==> flow/design.v <==
module vtpg 
#(
    parameter H_BITS = 12,
    parameter PW = 8,
    parameter V_BITS = 12)
(
    input clk,
    input rst_n,
    input [H_BITS-1:0] tHACT_END,
    input [H_BITS-1:0] tHACT_START,
    input [H_BITS-1:0] tHS_END,
    input [H_BITS-1:0] tHS_START,
    input [H_BITS-1:0] tH_END,
    input [V_BITS-1:0] tVACT_END,
    input [V_BITS-1:0] tVACT_START,
    input [V_BITS-1:0] tVS_END,
    input [V_BITS-1:0] tVS_START,
    output reg hs,
    output reg [3*PW-1:0] rgb,
    output reg rgb_vld,
    output reg vs
);
localparam SM_CONTROL_S0=0;
localparam SM_CONTROL_S1=1;
localparam SM_CONTROL_S2=2;
reg [PW-1:0] cnt;
reg [1:0] control_state;
reg [H_BITS-1:0] x;
reg [V_BITS-1:0] y;
reg y_active;
always @(posedge clk or negedge rst_n) begin : control_clocked
    if (~rst_n) begin
        cnt <= 0;
        control_state <= SM_CONTROL_S0;
        hs <= 0;
        rgb_vld <= 0;
        vs <= 0;
        x <= 0;
        y <= 0;
        y_active <= 0;
    end
    else begin
        case (control_state)
            SM_CONTROL_S0 : begin
                if (tHS_START == x) begin
                    hs <= 1;
                end
                else if (tHS_END == x) begin
                    hs <= 0;
                end
                if (tHACT_START == x) begin
                    rgb_vld <= y_active;
                end
                else if (tHACT_END == x) begin
                    rgb_vld <= 0;
                end
                if (rgb_vld) begin
                    cnt <= cnt + 1;
                end
                x <= x + 1;
                control_state <= SM_CONTROL_S1;
            end
            SM_CONTROL_S1 : begin
                if (tH_END != x) begin
                    if (tHS_START == x) begin
                        hs <= 1;
                    end
                    else if (tHS_END == x) begin
                        hs <= 0;
                    end
                    if (tHACT_START == x) begin
                        rgb_vld <= y_active;
                    end
                    else if (tHACT_END == x) begin
                        rgb_vld <= 0;
                    end
                    if (rgb_vld) begin
                        cnt <= cnt + 1;
                    end
                    x <= x + 1;
                end
                else begin
                    if (tVS_START == y) begin
                        vs <= 1;
                    end
                    else if (tVS_END == y) begin
                        vs <= 0;
                    end
                    if (tVACT_START == y) begin
                        y_active <= 1;
                    end
                    else if (tVACT_END == y) begin
                        y_active <= 0;
                    end
                    y <= y + 1;
                    x <= 0;
                    control_state <= SM_CONTROL_S2;
                end
            end
            SM_CONTROL_S2 : begin
                if (tVACT_END != y) begin
                    if (tHS_START == x) begin
                        hs <= 1;
                    end
                    else if (tHS_END == x) begin
                        hs <= 0;
                    end
                    if (tHACT_START == x) begin
                        rgb_vld <= y_active;
                    end
                    else if (tHACT_END == x) begin
                        rgb_vld <= 0;
                    end
                    if (rgb_vld) begin
                        cnt <= cnt + 1;
                    end
                    x <= x + 1;
                    control_state <= SM_CONTROL_S1;
                end
                else begin
                    control_state <= SM_CONTROL_S0;
                end
            end
        endcase
    end
end
always @(*) rgb = {cnt, cnt, cnt};
endmodule
== From RTL to reports: vtpg ==
The steps from the RTL of vtpg to its reports follow in flow order.
Line numbers count from 1 in the design file above.
Not given: -

* Top: vtpg
* Clock: clk
* Standard-cell library: sky130hd
* Library corner: tt_025C_1v80

== Elaborated design ==
Counts by Yosys on the flattened word-level netlist (proc, flatten, opt, wreduce; memories kept). Register bits leave out memories and registers merged into their read ports (data or address). Print and check cells are left out. Cells with the same type and inputs are merged into one.

* Output and inout port bits: 27
* Input bits: 110
* Bits in registers: 38

* Bitwise gates (word level): 1
* Add/subtract/negate cells: 3
* Equal/unequal tests: 15
* Reduce/logical cells: 10
* Muxes and demuxes: 24

{| class="wikitable"
|+ Operators by type and width
! kind !! count
|-
| 12-bit equality test || 8
|-
| 12-bit parallel mux with 3-bit select || 1
|-
| 12-bit by 1-bit adder with 12-bit output with constant B || 2
|-
| 12-bit inequality test || 2
|-
| 8-bit parallel mux with 3-bit select || 1
|-
| 12-bit two-way mux || 2
|-
| 8-bit two-way mux || 3
|-
| 1-bit two-way mux || 13
|-
| 3-bit AND reduction || 3
|-
| 8-bit by 1-bit adder with 8-bit output with constant B || 1
|-
| 2-bit inequality test with constant B || 3
|-
| 2-bit AND reduction || 3
|-
| 2-bit parallel mux with 3-bit select || 1
|-
| 1-bit parallel mux with 3-bit select || 2
|-
| 2-bit nonzero test || 2
|-
| 3-bit nonzero test || 1
|-
| 2-bit by 1-bit equality test with 1-bit output with constant B || 1
|-
| 2-bit equality test with constant B || 1
|-
| 2-bit zero test || 1
|-
| 2-bit two-way mux || 1
|-
| 1-bit NOT || 1
|}

== Logic depth ==
Longest topological path by Yosys (ltp), each cell counted once; first at word level (registers and memories cut), then after technology mapping (sequential cells cut; the memories' decode and read muxes count).

* Word-level depth: 5
* ABC_AREA: 0
* Mapped depth: 8

== After synthesis ==
Yosys stat after the flow's synthesis: flattened, memories mapped to cells. It holds for the ABC_AREA given above (unset counts as 0); a run with the other value may have another netlist.

* Standard cells after synthesis: 362
* Flip-flop cells: 39
* Synthesis area: 3,444.6 sq um
* Sequential part of the area: 977.2 sq um

{| class="wikitable"
|+ Cell types
! cell type !! count
|-
| sky130_fd_sc_hd__dfrtp_1 || 38
|-
| sky130_fd_sc_hd__xor2_1 || 67
|-
| sky130_fd_sc_hd__xnor2_1 || 55
|-
| sky130_fd_sc_hd__buf_4 || 26
|-
| sky130_fd_sc_hd__nand4_1 || 23
|-
| sky130_fd_sc_hd__nor4_1 || 17
|-
| sky130_fd_sc_hd__buf_2 || 15
|-
| sky130_fd_sc_hd__nand3_1 || 15
|-
| sky130_fd_sc_hd__and3_1 || 9
|-
| sky130_fd_sc_hd__a22o_1 || 6
|-
| sky130_fd_sc_hd__nand2_1 || 14
|-
| sky130_fd_sc_hd__nor3_1 || 10
|-
| sky130_fd_sc_hd__xor2_2 || 3
|-
| sky130_fd_sc_hd__a221o_1 || 4
|-
| sky130_fd_sc_hd__and2_1 || 6
|-
| sky130_fd_sc_hd__ha_1 || 3
|-
| sky130_fd_sc_hd__nor2b_1 || 6
|-
| sky130_fd_sc_hd__and4_4 || 3
|}

Other cell types: 24; their cells: 42.

== Path before layout ==
Path of least setup slack by OpenSTA after synthesis, without wires, with an ideal clock, recovery checks aside; 20% of the period is set as input and as output delay. Where synthesis merged equal registers, the netlist keeps one of their names.

* Path type: input port to flip-flop
* From: input tH_END[1]
* To: register y[4]
* Slack: 1,211 ps
* Stages on the path: 7
* Period: 3,260 ps
* Arrival: 1,925 ps
* Path delay: 1,397 ps
* External input delay: 652 ps
* Period reached after synthesis: 2,049 ps

"path delay" = arrival - input delay + setup time.
"stages on the path" counts driving pins, that of a launching flip-flop among them; a cell with two outputs on the path counts twice.
"period reached after synthesis" is the clock period less the worst setup slack; recovery checks do not enter. This is arithmetic on one report: input and output delays are still those of the set period (20% each).
Between the ends stands the longest chain of elaborated cells between them, by number of cells; it is not shown to be the way that was timed. Of several equally long chains one is given.
A line is the first line of the expression or statement that the cell stems from. Yosys adds cells for indexed reads and writes and turns some case tables into memories.

* Cells stage by stage: sky130_fd_sc_hd__xor2_2 sky130_fd_sc_hd__nor4_4 sky130_fd_sc_hd__and4_4 sky130_fd_sc_hd__buf_6 sky130_fd_sc_hd__buf_12 sky130_fd_sc_hd__nand4_2 sky130_fd_sc_hd__xnor2_2
* Cells in the longest elaborated chain: 3
* Elaborated cells between the ends (all ways): 3
* Source lines of those cells: 1

{| class="wikitable"
|+ RTL lines, path post-synthesis
! element !! RTL line !! text
|-
| from (decl) || 13 || <nowiki>input [H_BITS-1:0] tH_END,</nowiki>
|-
| 12-bit inequality test || 64 || <nowiki>if (tH_END != x) begin</nowiki>
|-
| 1-bit NOT || - ||
|-
| 2-bit AND reduction || - ||
|-
| to (assign) || 39 || <nowiki>y <= 0;</nowiki>
|-
| to (assign) || 95 || <nowiki>y <= y + 1;</nowiki>
|-
| to (decl) || 29 || <nowiki>reg [V_BITS-1:0] y;</nowiki>
|}

== Path in the finished layout ==
Path of least setup slack in the final report of stored run 1 (OpenROAD, finished layout, wires in). Where an end is a register, its clock arrival counts in the times.
The path's times are printed in steps of 10 ps; the period is the one set.

* Path type: flip-flop to flip-flop
* From: register x[1]
* To: register x[10]
* Stages on the path: 8
* Slack: -140 ps
* Period: 1,840 ps
* Arrival: 2,180 ps

Between the ends stands the longest chain of elaborated cells between them, by number of cells; it is not shown to be the way that was timed. Of several equally long chains one is given.
At most two assigning lines are given for a register; there are more.

* Cells stage by stage: sky130_fd_sc_hd__dfrtp_1 sky130_fd_sc_hd__xor2_2 sky130_fd_sc_hd__nor4_4 sky130_fd_sc_hd__buf_4 sky130_fd_sc_hd__and4_4 sky130_fd_sc_hd__buf_6 sky130_fd_sc_hd__nor3_1 sky130_fd_sc_hd__a221o_1
* Cells in the longest elaborated chain: 3
* Elaborated cells between the ends (all ways): 5

{| class="wikitable"
|+ RTL lines, path after layout
! element !! RTL line !! text
|-
| from (decl) || 28 || <nowiki>reg [H_BITS-1:0] x;</nowiki>
|-
| from (assign) || 60 || <nowiki>x <= x + 1;</nowiki>
|-
| from (assign) || 80 || <nowiki>x <= x + 1;</nowiki>
|-
| 12-bit by 1-bit adder with 12-bit output || 117 || <nowiki>x <= x + 1;</nowiki>
|-
| 12-bit two-way mux || 101 || <nowiki>if (tVACT_END != y) begin</nowiki>
|-
| 12-bit parallel mux with 3-bit select || 43 || <nowiki>case (control_state)</nowiki>
|-
| to (assign) || 60 ||
|-
| to (assign) || 80 ||
|-
| to (decl) || 28 ||
|}

Add stored flow runs of vtpg

Record of 2 stored runs of the RTL-to-layout flow on vtpg, platform sky130hd. The runs are unordered. Constraints: input delay and output delay 20% of the set period each, output load 0.01 pF.
By "achieved clock period" is meant the clock period of the run minus its worst setup slack. This is arithmetic on one report: input and output delays are still those of the set period (20% each).
"worst setup path time": the worst setup path's part of the clock period (all of it between registers, 20% less for each end at a port) less its slack. A launch clock that arrives late makes it longer, a capture clock that arrives late makes it shorter.
"worst setup path time" is given in steps of 10 ps.

Stored run 1
==> flow/run.sh <==
#!/bin/bash
# the make line also repeats the synthesis and layout settings of config.mk as NAME=value (left out here)
make -C /OpenROAD-flow-scripts/flow DESIGN_CONFIG=/design/flow/config.mk WORK_HOME=/design/flow/orfs CLKGATE_MAP_FILE= finish
==> flow/config.mk <==
export PLATFORM = sky130hd
export DESIGN_NAME = vtpg
export DESIGN_NICKNAME = vtpg
export VERILOG_FILES = /design/flow/design.v
export SDC_FILE = /design/flow/constraint.sdc
export NUM_CORES = 4
export LEC_CHECK = 0
export CAP_MARGIN = 20
export CORE_MARGIN = 2
export CORE_UTILIZATION = 40
export SLEW_MARGIN = 20
==> flow/constraint.sdc <==
create_clock -name core_clock -period 1.84 [get_ports {clk}]
set_input_delay 0.3680 -clock core_clock [delete_from_list [all_inputs] [get_ports {clk}]]
set_output_delay 0.3680 -clock core_clock [all_outputs]
set_load 0.01 [all_outputs]

==> results of stored run 1 <==
chip area after synthesis (Yosys): 3,444.6 sq um
die area: 9,369.3 sq um
standard-cell area of the final layout: 5,392.7 sq um
worst setup slack after layout: -145 ps
total negative slack: -2,163 ps
achieved clock period: 1,985 ps
worst setup path time: 1,980 ps
worst setup path kind: flip-flop to flip-flop

Stored run 2
==> flow/run.sh <==
#!/bin/bash
# the make line also repeats the synthesis and layout settings of config.mk as NAME=value (left out here)
make -C /OpenROAD-flow-scripts/flow DESIGN_CONFIG=/design/flow/config.mk WORK_HOME=/design/flow/orfs CLKGATE_MAP_FILE= finish
==> flow/config.mk <==
export PLATFORM = sky130hd
export DESIGN_NAME = vtpg
export DESIGN_NICKNAME = vtpg
export VERILOG_FILES = /design/flow/design.v
export SDC_FILE = /design/flow/constraint.sdc
export NUM_CORES = 4
export LEC_CHECK = 0
export ABC_AREA = 0
export CAP_MARGIN = 20
export CELL_PAD_IN_SITES_GLOBAL_PLACEMENT = 3
export CORE_MARGIN = 7
export CORE_UTILIZATION = 72
export CTS_CLUSTER_SIZE = 47
export GPL_ROUTABILITY_DRIVEN = 0
export MAX_ROUTING_LAYER = met4
export PLACE_DENSITY_LB_ADDON = 0.2
export SETUP_SLACK_MARGIN = 0.57
export SLEW_MARGIN = 20
==> flow/constraint.sdc <==
create_clock -name core_clock -period 3.53 [get_ports {clk}]
set_input_delay 0.7060 -clock core_clock [delete_from_list [all_inputs] [get_ports {clk}]]
set_output_delay 0.7060 -clock core_clock [all_outputs]
set_load 0.01 [all_outputs]

==> results of stored run 2 <==
did not finish, placement stopped with FLW-0024
