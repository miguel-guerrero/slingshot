==> flow/design.v <==
module pipe 
#(
    parameter W = 8)
(
    output logic [W+1:0] sad_res,
    output logic sad_vld,
    output logic sad_rdy,
    input clk,
    input rdy_dn,
    input rst_n,
    input vld_up,
    input [W-1:0] x0,
    input [W-1:0] x1,
    input [W-1:0] y0,
    input [W-1:0] y1
);
logic sad_s0_vld;
logic signed [W:0] sad_s1_dx;
logic signed [W:0] sad_s1_dy;
logic sad_s1_rdy;
logic sad_s1_vld;
logic [W:0] sad_s2_adx;
logic [W:0] sad_s2_ady;
logic sad_s2_rdy;
logic sad_s2_vld;
logic sad_s3_rdy;
logic sad_s4_rdy;
assign sad_rdy = sad_s1_rdy;
assign sad_s0_vld = vld_up;
always @(posedge clk) begin : sad_stage1
    if (sad_s0_vld & sad_s1_rdy) begin
        sad_s1_dx <= x1 - x0;
        sad_s1_dy <= y1 - y0;
    end
end
always @(posedge clk or negedge rst_n) begin : sad_stage1_vld
    if (~rst_n) begin
        sad_s1_vld <= 0;
    end
    else begin
        sad_s1_vld <= sad_s1_rdy ? sad_s0_vld : sad_s1_vld;
    end
end
assign sad_s1_rdy = sad_s2_rdy | ~sad_s1_vld;
always @(posedge clk) begin : sad_stage2
    if (sad_s1_vld & sad_s2_rdy) begin
        sad_s2_adx <= sad_s1_dx < 0 ? -sad_s1_dx : sad_s1_dx;
        sad_s2_ady <= sad_s1_dy < 0 ? -sad_s1_dy : sad_s1_dy;
    end
end
always @(posedge clk or negedge rst_n) begin : sad_stage2_vld
    if (~rst_n) begin
        sad_s2_vld <= 0;
    end
    else begin
        sad_s2_vld <= sad_s2_rdy ? sad_s1_vld : sad_s2_vld;
    end
end
assign sad_s2_rdy = sad_s3_rdy | ~sad_s2_vld;
always @(posedge clk) begin : sad_stage3
    if (sad_s2_vld & sad_s3_rdy) begin
        sad_res <= sad_s2_adx + sad_s2_ady;
    end
end
always @(posedge clk or negedge rst_n) begin : sad_stage3_vld
    if (~rst_n) begin
        sad_vld <= 0;
    end
    else begin
        sad_vld <= sad_s3_rdy ? sad_s2_vld : sad_vld;
    end
end
assign sad_s3_rdy = sad_s4_rdy | ~sad_vld;
assign sad_s4_rdy = rdy_dn;
endmodule
---- Step by step through the tools: pipe ----
What the tools print for pipe, step after step.
Line numbers count from 1 in the design file above.
Not given: n/a
set-up
  design top .............................. pipe
  clock port .............................. clk
  cell library ............................ sky130hd
  timing corner ........................... tt_025C_1v80

---- Elaborated design ----
Counts by Yosys on the flattened word-level netlist (proc, flatten, opt, wreduce; memories kept). Register bits leave out memories and registers merged into their read ports (data or address); mux counts leave out enables and synchronous resets folded into registers. Print and check cells are left out. Cells with the same type and inputs are merged into one.
bit counts
  ROM bits ................................ 0
  clocked read ports x word width ......... 0
  word-level cells ........................ 26
  register bits after elaboration ......... 49
  memories ................................ 0
  latch bits .............................. 0
  RAM bits ................................ 0
  bits of input ports ..................... 36
  output and inout port bits .............. 12
operators by class
  shift operators ......................... 0
  $lt $le $gt $ge ......................... 2
  muxes and demuxes ....................... 2
  multipliers ............................. 0
  bitwise operators ....................... 9
  equality and inequality tests ........... 0
  $add $sub $neg .......................... 5
  reduce/logical cells .................... 0
  div/mod/pow operators ................... 0
operators with widths
  operator                                             number
  subtractor 8 x 8 -> 9 bit                            2
  less-than comparator 9 x 1 -> 1 bit with constant B  2
  negator 9 bit                                        2
  two-way mux 9 bit                                    2
  adder 9 x 9 -> 10 bit                                1
  bitwise AND 1 bit                                    3
  OR 1 bit                                             3
  inverter 1 bit                                       3

---- Depth ----
Longest topological path by Yosys (ltp), each cell counted once; first at word level (registers and memories cut), then after technology mapping (sequential cells cut; the memories' decode and read muxes count).
logic depth
  depth in word-level cells ............... 5
  ABC_AREA ................................ 0
  mapped depth ............................ 7

---- Netlist ----
The flow's flattened synthesis, as Yosys stat reports it; memories are mapped. The netlist is that of the ABC_AREA named above (0 if unset); the other value can give another one.
cell types
  cell type                  number  area in all (sq um)
  sky130_fd_sc_hd__edfxtp_1  46      1.38E+03
  sky130_fd_sc_hd__ha_1      27      337.824
  sky130_fd_sc_hd__xnor2_1   19      166.41
  sky130_fd_sc_hd__inv_1     30      112.608
  sky130_fd_sc_hd__a21oi_1   15      75.072
  sky130_fd_sc_hd__dfrtp_1   3       75.072
  sky130_fd_sc_hd__nor2_1    18      67.565
  sky130_fd_sc_hd__o21a_1    9       67.565
  sky130_fd_sc_hd__fa_1      3       60.058
  sky130_fd_sc_hd__nand2_1   16      60.058
  sky130_fd_sc_hd__nor2b_1   8       50.048
  sky130_fd_sc_hd__nand2b_1  7       43.792
  sky130_fd_sc_hd__o31a_1    4       35.034
  sky130_fd_sc_hd__xor2_1    4       35.034
  sky130_fd_sc_hd__nand3_1   6       30.029
  sky130_fd_sc_hd__o21ai_0   6       30.029
  sky130_fd_sc_hd__o31ai_1   4       30.029
  sky130_fd_sc_hd__nor3_1    5       25.024
Other cell types: 22; their cells: 35.
mapped netlist
  synthesis area .......................... 2940.3 sq um
  buffers ................................. 2
  standard cells after synthesis .......... 265
  flip-flops .............................. 49

---- Path before layout ----
OpenSTA on the mapped netlist: ideal clock, no wires. The path of least setup slack (recovery checks aside). Input and output delay are each 20% of the period. Register names are those of the netlist, which keeps one name where synthesis merged equal registers.
timing path post-synthesis
  kind .................................... input to register
  start ................................... in y0[4]
  end ..................................... reg sad_s1_dy[7]
  library setup time ...................... 0.264 ns
  arrival ................................. 1.821 ns
  data required time ...................... 3.196 ns
  clock period ............................ 3.46 ns
  stages .................................. 6
  buffers on the path ..................... 0
  delay of the path ....................... 1.393 ns
  launch time at the first pin ............ 0.692 ns
  slack ................................... 1.375 ns
  synthesis period reached ................ 2.085 ns
"delay of the path" = arrival - input delay + setup time.
"stages" counts driving pins, that of a launching flip-flop among them; a cell with two outputs on the path counts twice.
"synthesis period reached" = period - worst setup slack (recovery checks aside). The figure is calculated, with input and output delays left at 20% of the set period.
The rows between start and end are the longest chain of elaborated cells between them; the timing report does not say that the signal goes this way. Where chains are equally long, one stands for them.
Each line given opens the expression or statement behind the cell; cells for indexed reads and writes are added by Yosys, which also makes memories of some case tables.
between the ends, post-synthesis
  cell sequence ........................... sky130_fd_sc_hd__inv_1 > sky130_fd_sc_hd__ha_1 > sky130_fd_sc_hd__or4_1 > sky130_fd_sc_hd__o21ai_1 > sky130_fd_sc_hd__a31oi_1 > sky130_fd_sc_hd__xor2_1
  length of the longest elaborated chain .. 1
  elaborated cells on any way between the ends .. 1
  those cells by class .................... add/sub: 1
ends and longest elaborated chain, post-synthesis
  item                       RTL line  text
  start: declaration         14        input [W-1:0] y0,
  subtractor 8 x 8 -> 9 bit  33        sad_s1_dy <= y1 - y0;
  end: assignment            33
  end: declaration           19        logic signed [W:0] sad_s1_dy;

---- Worst path after layout ----
From the final timing report of flow run A: the path of least setup slack in the routed layout; clock arrival at registers is part of the times.
timing path post-layout
  kind .................................... input to output
  start ................................... in rdy_dn
  end ..................................... out sad_rdy
  stages .................................. 4
  launch time at the first pin ............ 0.79 ns
  buffers on the path ..................... 2
  data required time ...................... 3.17 ns
  slack ................................... 1.12 ns
  output delay ............................ 0.79 ns
  clock period ............................ 3.96 ns
  arrival ................................. 2.05 ns
The rows between start and end are the longest chain of elaborated cells between them; the timing report does not say that the signal goes this way. Where chains are equally long, one stands for them.
between the ends, post-layout
  cell sequence ........................... sky130_fd_sc_hd__clkdlybuf4s50_1 > sky130_fd_sc_hd__nor2b_1 > sky130_fd_sc_hd__nand3_1 > sky130_fd_sc_hd__clkdlybuf4s50_1
  length of the longest elaborated chain .. 3
  elaborated cells on any way between the ends .. 3
  those cells by class .................... logic: 3
ends and longest elaborated chain, post-layout
  item                RTL line  text
  start: declaration  9         input rdy_dn,
  OR 1 bit            73        assign sad_s3_rdy = sad_s4_rdy | ~sad_vld;
  OR 1 bit            59        assign sad_s2_rdy = sad_s3_rdy | ~sad_s2_vld;
  OR 1 bit            44        assign sad_s1_rdy = sad_s2_rdy | ~sad_s1_vld;
  end: declaration    7         output logic sad_rdy,

## Implementation results

Below are 2 stored runs of the flow (Yosys, OpenROAD; platform sky130hd) on pipe, each with its settings and what was measured, unordered. Constraints: input delay and output delay 20% of the set period each, output load 0.01 pF.
By "achieved clock period (ns)" is meant the clock period of the run minus its worst setup slack. This is arithmetic on one report: input and output delays are still those of the set period (20% each).
"finish__power__total": no workload was simulated; the value follows from the tool's default switching activity.

Flow files of flow run A
==> flow/run.sh <==
#!/bin/bash
# the make line also repeats the synthesis and layout settings of config.mk as NAME=value (left out here)
make -C /OpenROAD-flow-scripts/flow DESIGN_CONFIG=/design/flow/config.mk WORK_HOME=/design/flow/orfs CLKGATE_MAP_FILE= finish
==> flow/config.mk <==
export PLATFORM = sky130hd
export DESIGN_NAME = pipe
export DESIGN_NICKNAME = pipe
export VERILOG_FILES = /design/flow/design.v
export SDC_FILE = /design/flow/constraint.sdc
export NUM_CORES = 4
export LEC_CHECK = 0
export CAP_MARGIN = 20
export CELL_PAD_IN_SITES_GLOBAL_PLACEMENT = 1
export CORE_MARGIN = 9
export CORE_UTILIZATION = 59
export CTS_CLUSTER_SIZE = 75
export PLACE_DENSITY = 0.41
export SLEW_MARGIN = 15
export TNS_END_PERCENT = 25
==> flow/constraint.sdc <==
create_clock -name core_clock -period 3.96 [get_ports {clk}]
set_input_delay 0.7920 -clock core_clock [delete_from_list [all_inputs] [get_ports {clk}]]
set_output_delay 0.7920 -clock core_clock [all_outputs]
set_load 0.01 [all_outputs]

report of flow run A
yosys chip area after synthesis (um^2): 2940.3
finish__design__die__area: 7849.1
finish__design__instance__area__stdcell: 3574.7
finish__design__instance__utilization: 0.7469
finish__timing__setup__ws: 1.123
finish__timing__hold__ws: 0.492
finish__power__total: 1.464e-03
achieved clock period (ns): 2.837

Flow files of flow run B
==> flow/run.sh <==
#!/bin/bash
# the make line also repeats the synthesis and layout settings of config.mk as NAME=value (left out here)
make -C /OpenROAD-flow-scripts/flow DESIGN_CONFIG=/design/flow/config.mk WORK_HOME=/design/flow/orfs CLKGATE_MAP_FILE= finish
==> flow/config.mk <==
export PLATFORM = sky130hd
export DESIGN_NAME = pipe
export DESIGN_NICKNAME = pipe
export VERILOG_FILES = /design/flow/design.v
export SDC_FILE = /design/flow/constraint.sdc
export NUM_CORES = 4
export LEC_CHECK = 0
export ABC_AREA = 0
export CAP_MARGIN = 25
export CORE_MARGIN = 2
export CORE_UTILIZATION = 52
export CTS_CLUSTER_DIAMETER = 134
export GPL_TIMING_DRIVEN = 1
export PLACE_DENSITY_LB_ADDON = 0.28
export SETUP_SLACK_MARGIN = 0.24
export SLEW_MARGIN = 20
export TNS_END_PERCENT = 50
==> flow/constraint.sdc <==
create_clock -name core_clock -period 1.82 [get_ports {clk}]
set_input_delay 0.3640 -clock core_clock [delete_from_list [all_inputs] [get_ports {clk}]]
set_output_delay 0.3640 -clock core_clock [all_outputs]
set_load 0.01 [all_outputs]

report of flow run B
yosys chip area after synthesis (um^2): 2940.3
finish__design__die__area: 6271.9
finish__design__instance__area__stdcell: 4124.0
finish__design__instance__utilization: 0.7535
finish__timing__setup__ws: 0.039
finish__timing__hold__ws: 0.237
finish__power__total: 3.467e-03
achieved clock period (ns): 1.781
